==> flow/design.v <==
`timescale 1ns/1ps
module PREAMBLE #(
    parameter integer C_DATA_WIDTH = 16,
    parameter integer C_FRAME_LEN  = 10
)(
    input  wire                      clk_i,
    input  wire                      rst_i,
    input  wire [C_DATA_WIDTH-1:0]   s_axis_tdata,
    input  wire                      s_axis_tvalid,
    output wire                      s_axis_tready,
    input  wire                      s_axis_tlast,
    output wire [C_DATA_WIDTH-1:0]   m_axis_tdata,
    output wire                      m_axis_tvalid,
    input  wire                      m_axis_tready,
    output wire                      m_axis_tlast
);
    localparam integer              C_PREAMBLE_LEN = 16;
    localparam [C_PREAMBLE_LEN-1:0] C_PREAMBLE_PATTERN = 16'hABCD;
    localparam [1:0]
        C_IDLE          = 2'b00,    
        C_SEND_PREAMBLE = 2'b01,
        C_SEND_DATA     = 2'b11;
    reg [C_DATA_WIDTH-1:0] s_tdata_ff,  s_tdata_ff_next;
    reg                    s_tlast_ff,  s_tlast_ff_next;
    reg                    s_tvalid_ff, s_tvalid_ff_next;
    reg  [1:0] state, state_next;
    reg [C_DATA_WIDTH-1:0] m_tdata_ff,  m_tdata_ff_next;
    reg                    m_tlast_ff,  m_tlast_ff_next;
    reg                    m_tvalid_ff, m_tvalid_ff_next;
    reg                    m_tready_ff, m_tready_ff_next;
    reg [( 
    (C_FRAME_LEN) <= 2 ? 1 : 
    (C_FRAME_LEN) <= 4 ? 2 : 
    (C_FRAME_LEN) <= 8 ? 3 : 
    (C_FRAME_LEN) <= 16 ? 4 : 
    (C_FRAME_LEN) <= 32 ? 5 : 
    (C_FRAME_LEN) <= 64 ? 6 : 
    (C_FRAME_LEN) <= 128 ? 7 : 
    (C_FRAME_LEN) <= 256 ? 8 : 
    (C_FRAME_LEN) <= 512 ? 9 : 10 )-1 : 0] frame_cnt , frame_cnt_next;
    wire output_handshake ;
    wire input_handshake  ;
    assign input_handshake  = (s_axis_tvalid && s_axis_tready);
    assign output_handshake = (m_axis_tvalid && m_axis_tready);
    always @(*) begin
        state_next    = state;
        s_tdata_ff_next  = s_tdata_ff;
        s_tlast_ff_next  = s_tlast_ff;
        s_tvalid_ff_next = s_tvalid_ff;
        m_tdata_ff_next  = m_tdata_ff;
        m_tlast_ff_next  = m_tlast_ff;
        m_tvalid_ff_next = m_tvalid_ff;
        m_tready_ff_next = m_tready_ff;
        case (state)
            C_IDLE: begin
                if(input_handshake) begin
                    m_tdata_ff_next  = C_PREAMBLE_PATTERN;
                    s_tdata_ff_next  = s_axis_tdata;
                    s_tlast_ff_next  = s_axis_tlast;
                    state_next       = C_SEND_PREAMBLE;
                    m_tlast_ff_next = 1'b0;
                    m_tvalid_ff_next = 1'b1;
                end
            end
            C_SEND_PREAMBLE: begin
                if(output_handshake) begin
                    state_next = C_SEND_DATA;
                    m_tdata_ff_next = s_tdata_ff_next;
                    m_tlast_ff_next = s_tlast_ff;
                    m_tvalid_ff_next = 1'b0;
                end
            end
            C_SEND_DATA: begin
                if (m_tlast_ff) begin
                    state_next  = C_IDLE;
                    m_tvalid_ff_next = 1'b0;
                end
                else begin
                    m_tdata_ff_next  = s_axis_tdata;
                    m_tlast_ff_next  = s_axis_tlast;
                    m_tvalid_ff_next = s_axis_tvalid;
                end
            end
        endcase
    end
    always @(posedge clk_i) begin
        if (rst_i) begin
            state       <= C_IDLE;
            s_tlast_ff  <= 1'b0;
            s_tvalid_ff <= 1'b0;
            m_tlast_ff  <= 1'b0;
            m_tvalid_ff <= 1'b0;
            frame_cnt   <= 0;
        end 
        else begin
            state       <= state_next;
            s_tdata_ff  <= s_tdata_ff_next;
            s_tlast_ff  <= s_tlast_ff_next;
            s_tvalid_ff <= s_tvalid_ff_next;
            m_tdata_ff  <= m_tdata_ff_next;
            m_tlast_ff  <= m_tlast_ff_next;
            m_tvalid_ff <= m_tvalid_ff_next; 
            m_tready_ff <= m_tready_ff_next;
        end
    end
    assign s_axis_tready = output_handshake || (~m_tvalid_ff);
    assign m_axis_tdata  = m_tdata_ff;
    assign m_axis_tvalid = m_tvalid_ff;
    assign m_axis_tlast  = m_tlast_ff;
endmodule
== Tool chain data of PREAMBLE ==
The steps from the RTL of PREAMBLE to its reports follow in flow order.
Line numbers count from 1 in the design file above.
Not given: n/a
Set-up
  design top: PREAMBLE
  clock port: clk_i
  standard-cell library: sky130hd
  library corner: tt_025C_1v80

== Elaborated design ==
Yosys after proc, flatten, opt, wreduce and memory -nomap, before mapping. Memory bits, and registers merged into a memory's read port (data or address), are not among the register bits. Print and check cells are not counted. Equal cells are merged and count once.
Bit counts
  bits in registers: 37
Operators by class
  equal/unequal tests: 6
  multiplexer cells: 16
  bitwise gates (word level): 2
  reductions and logical operators: 10
Operator list (number)
  16-bit parallel mux with 3-bit select: 1
  16-bit two-way mux: 3
  2-bit inequality test (second input constant): 4
  3-bit AND reduction: 2
  2-bit parallel mux with 3-bit select: 1
  1-bit parallel mux with 3-bit select: 2
  2-bit two-way mux: 3
  1-bit two-way mux: 6
  5-bit AND reduction: 1
  4-bit AND reduction: 1
  3-bit nonzero test: 1
  1-bit logical AND: 2
  1-bit inverter: 2
  2-bit by 1-bit == test with 1-bit output (second input constant): 1
  2-bit == test (second input constant): 1
  2-bit logical NOT: 1
  2-bit AND reduction: 1
  1-bit logical OR: 1

== Depth ==
Yosys ltp: most cells in a row. Word level: on the elaborated netlist, between registers, memories and ports. Mapped: between sequential cells and ports; inverters and the memories' decode and read muxes count.
Logic depth
  depth in word-level cells: 5
  ABC_AREA: 0
  mapped depth: 4
  depth with buffers taken out: 4

== Mapped cells and area ==
Yosys stat after the flow's synthesis: flattened, memories mapped to cells. It holds for the ABC_AREA given above (unset counts as 0); a run with the other value may have another netlist.
Mapped netlist
  cells in the netlist: 99
  synthesis area: 1445.1 µm²
  area of sequential cells: 1081.0 µm²
  flip-flops: 38
  buffers: 5
Cells by type
  sky130_fd_sc_hd__edfxtp_1: number 32, area in all 960.922 µm²
  sky130_fd_sc_hd__dfxtp_1: number 6, area in all 120.115 µm²
  sky130_fd_sc_hd__a22oi_1: number 9, area in all 67.565 µm²
  sky130_fd_sc_hd__nand2_1: number 16, area in all 60.058 µm²
  sky130_fd_sc_hd__a22o_1: number 6, area in all 52.55 µm²
  sky130_fd_sc_hd__a21oi_1: number 5, area in all 25.024 µm²
  sky130_fd_sc_hd__mux2i_1: number 2, area in all 20.019 µm²
  sky130_fd_sc_hd__nand3_1: number 4, area in all 20.019 µm²
  sky130_fd_sc_hd__a221oi_2: number 1, area in all 15.014 µm²
  sky130_fd_sc_hd__clkbuf_1: number 4, area in all 15.014 µm²
  sky130_fd_sc_hd__and2_1: number 2, area in all 12.512 µm²
  sky130_fd_sc_hd__or4_4: number 1, area in all 11.261 µm²
  sky130_fd_sc_hd__o21ba_2: number 1, area in all 10.01 µm²
  sky130_fd_sc_hd__a311oi_1: number 1, area in all 8.758 µm²
  sky130_fd_sc_hd__nor2_1: number 2, area in all 7.507 µm²
  sky130_fd_sc_hd__or2b_1: number 1, area in all 7.507 µm²
  sky130_fd_sc_hd__and3_1: number 1, area in all 6.256 µm²
  sky130_fd_sc_hd__nand2_2: number 1, area in all 6.256 µm²
Not listed: further types 4, cells in them 4.

== Worst setup path after synthesis ==
OpenSTA on the mapped netlist: ideal clock, no wires. The path of least setup slack (recovery checks aside). Input and output delay are each 20% of the period. Register names are those of the netlist, which keeps one name where synthesis merged equal registers.
Path post-synthesis
  path kind: input port to flip-flop
  from: input port m_axis_tready
  to: register s_tdata_ff[0]
  clock period: 2.29 ns
  input delay: 0.458 ns
  time at the first pin: 0.458 ns
  arrival time: 1.478 ns
  data required time: 1.901 ns
  slack: 0.424 ns
  delay of the path: 1.409 ns
  stages on the path: 3
  synthesis period reached: 1.866 ns
"delay of the path" = arrival - input delay + setup time.
"stages on the path": output pins that drive a net of the path, with the launching flip-flop's if there is one; two outputs of one cell count as two.
"synthesis period reached" is the clock period less the worst setup slack; recovery checks do not enter. This is arithmetic on one report: input and output delays are still those of the set period (20% each).
Between the ends stands the longest chain of elaborated cells between them, by number of cells; it is not shown to be the way that was timed. Of several equally long chains one is given.
Each line given opens the expression or statement behind the cell; cells for indexed reads and writes are added by Yosys, which also makes memories of some case tables.
On the way, post-synthesis
  cells stage by stage: sky130_fd_sc_hd__or2b_1 -> sky130_fd_sc_hd__nand3_1 -> sky130_fd_sc_hd__nor2_1
  cells in the longest elaborated chain: 4
RTL lines, path post-synthesis
  start: declaration: line 14  | input  wire                      m_axis_tready,
  1-bit logical AND: line 44  | assign output_handshake = (m_axis_tvalid && m_axis_tready);
  1-bit logical OR: line 106  | assign s_axis_tready = output_handshake || (~m_tvalid_ff);
  1-bit logical AND: line 43  | assign input_handshake  = (s_axis_tvalid && s_axis_tready);
  3-bit AND reduction
  end: assignment: line 97  | s_tdata_ff  <= s_tdata_ff_next;
  end: declaration: line 23  | reg [C_DATA_WIDTH-1:0] s_tdata_ff,  s_tdata_ff_next;

== Worst path after layout ==
From the final timing report of run 1: the path of least setup slack in the routed layout; clock arrival at registers is part of the times.
Path post-layout
  path kind: input port to output port
  from: input port m_axis_tready
  to: output port s_axis_tready
  clock period: 1.79 ns
  input delay: 0.36 ns
  time at the first pin: 0.36 ns
  arrival time: 1.38 ns
  data required time: 1.43 ns
  slack: 0.05 ns
  stages on the path: 3
Between the ends stands the longest chain of elaborated cells between them, by number of cells; it is not shown to be the way that was timed. Of several equally long chains one is given.
On the way, post-layout
  cells stage by stage: sky130_fd_sc_hd__clkdlybuf4s50_1 -> sky130_fd_sc_hd__or2b_1 -> sky130_fd_sc_hd__dlygate4sd2_1
  cells in the longest elaborated chain: 2
RTL lines, path post-layout
  start: declaration: line 14  | input  wire                      m_axis_tready,
  1-bit logical AND: line 44  | assign output_handshake = (m_axis_tvalid && m_axis_tready);
  1-bit logical OR: line 106  | assign s_axis_tready = output_handshake || (~m_tvalid_ff);
  end: declaration: line 10  | output wire                      s_axis_tready,

Appendix: measured runs

PREAMBLE through Yosys and OpenROAD on sky130hd: 2 stored runs, unordered, with their settings and measured results. The constraints put input and output delay at 20% of the set period each and load the outputs with 0.01 pF.
"finish__power__total" rests on the timing tool's default activity at the inputs, not on a simulated workload.

Flow files of run 1
==> flow/run.sh <==
#!/bin/bash
# the make line also repeats the synthesis and layout settings of config.mk as NAME=value (left out here)
make -C /OpenROAD-flow-scripts/flow DESIGN_CONFIG=/design/flow/config.mk WORK_HOME=/design/flow/orfs CLKGATE_MAP_FILE= finish
==> flow/config.mk <==
export PLATFORM = sky130hd
export DESIGN_NAME = PREAMBLE
export DESIGN_NICKNAME = PREAMBLE
export VERILOG_FILES = /design/flow/design.v
export SDC_FILE = /design/flow/constraint.sdc
export NUM_CORES = 4
export LEC_CHECK = 0
export CAP_MARGIN = 20
export CORE_MARGIN = 2
export CORE_UTILIZATION = 40
export SLEW_MARGIN = 20
==> flow/constraint.sdc <==
create_clock -name core_clock -period 1.79 [get_ports {clk_i}]
set_input_delay 0.3580 -clock core_clock [delete_from_list [all_inputs] [get_ports {clk_i}]]
set_output_delay 0.3580 -clock core_clock [all_outputs]
set_load 0.01 [all_outputs]

report of run 1
yosys chip area after synthesis (um^2): 1445.1
finish__design__die__area: 4109.4
finish__design__instance__area__stdcell: 2088.2
finish__timing__setup__ws: 0.054
finish__timing__setup__tns: 0.000
finish__timing__hold__ws: 0.511
finish__power__total: 2.055e-03

Flow files of run 2
==> flow/run.sh <==
#!/bin/bash
# the make line also repeats the synthesis and layout settings of config.mk as NAME=value (left out here)
make -C /OpenROAD-flow-scripts/flow DESIGN_CONFIG=/design/flow/config.mk WORK_HOME=/design/flow/orfs CLKGATE_MAP_FILE= finish
==> flow/config.mk <==
export PLATFORM = sky130hd
export DESIGN_NAME = PREAMBLE
export DESIGN_NICKNAME = PREAMBLE
export VERILOG_FILES = /design/flow/design.v
export SDC_FILE = /design/flow/constraint.sdc
export NUM_CORES = 4
export LEC_CHECK = 0
export ABC_AREA = 1
export CAP_MARGIN = 5
export CELL_PAD_IN_SITES_DETAIL_PLACEMENT = 1
export CORE_MARGIN = 9
export CORE_UTILIZATION = 51
export GPL_ROUTABILITY_DRIVEN = 1
export GPL_TIMING_DRIVEN = 0
export PLACE_DENSITY = 0.52
export SLEW_MARGIN = 20
export TNS_END_PERCENT = 10
==> flow/constraint.sdc <==
create_clock -name core_clock -period 1.39 [get_ports {clk_i}]
set_input_delay 0.2780 -clock core_clock [delete_from_list [all_inputs] [get_ports {clk_i}]]
set_output_delay 0.2780 -clock core_clock [all_outputs]
set_load 0.01 [all_outputs]

report of run 2
yosys chip area after synthesis (um^2): 1493.9
finish__design__die__area: 5201.3
finish__design__instance__area__stdcell: 2074.5
finish__timing__setup__ws: 0.018
finish__timing__setup__tns: 0.000
finish__timing__hold__ws: 0.351
finish__power__total: 2.717e-03
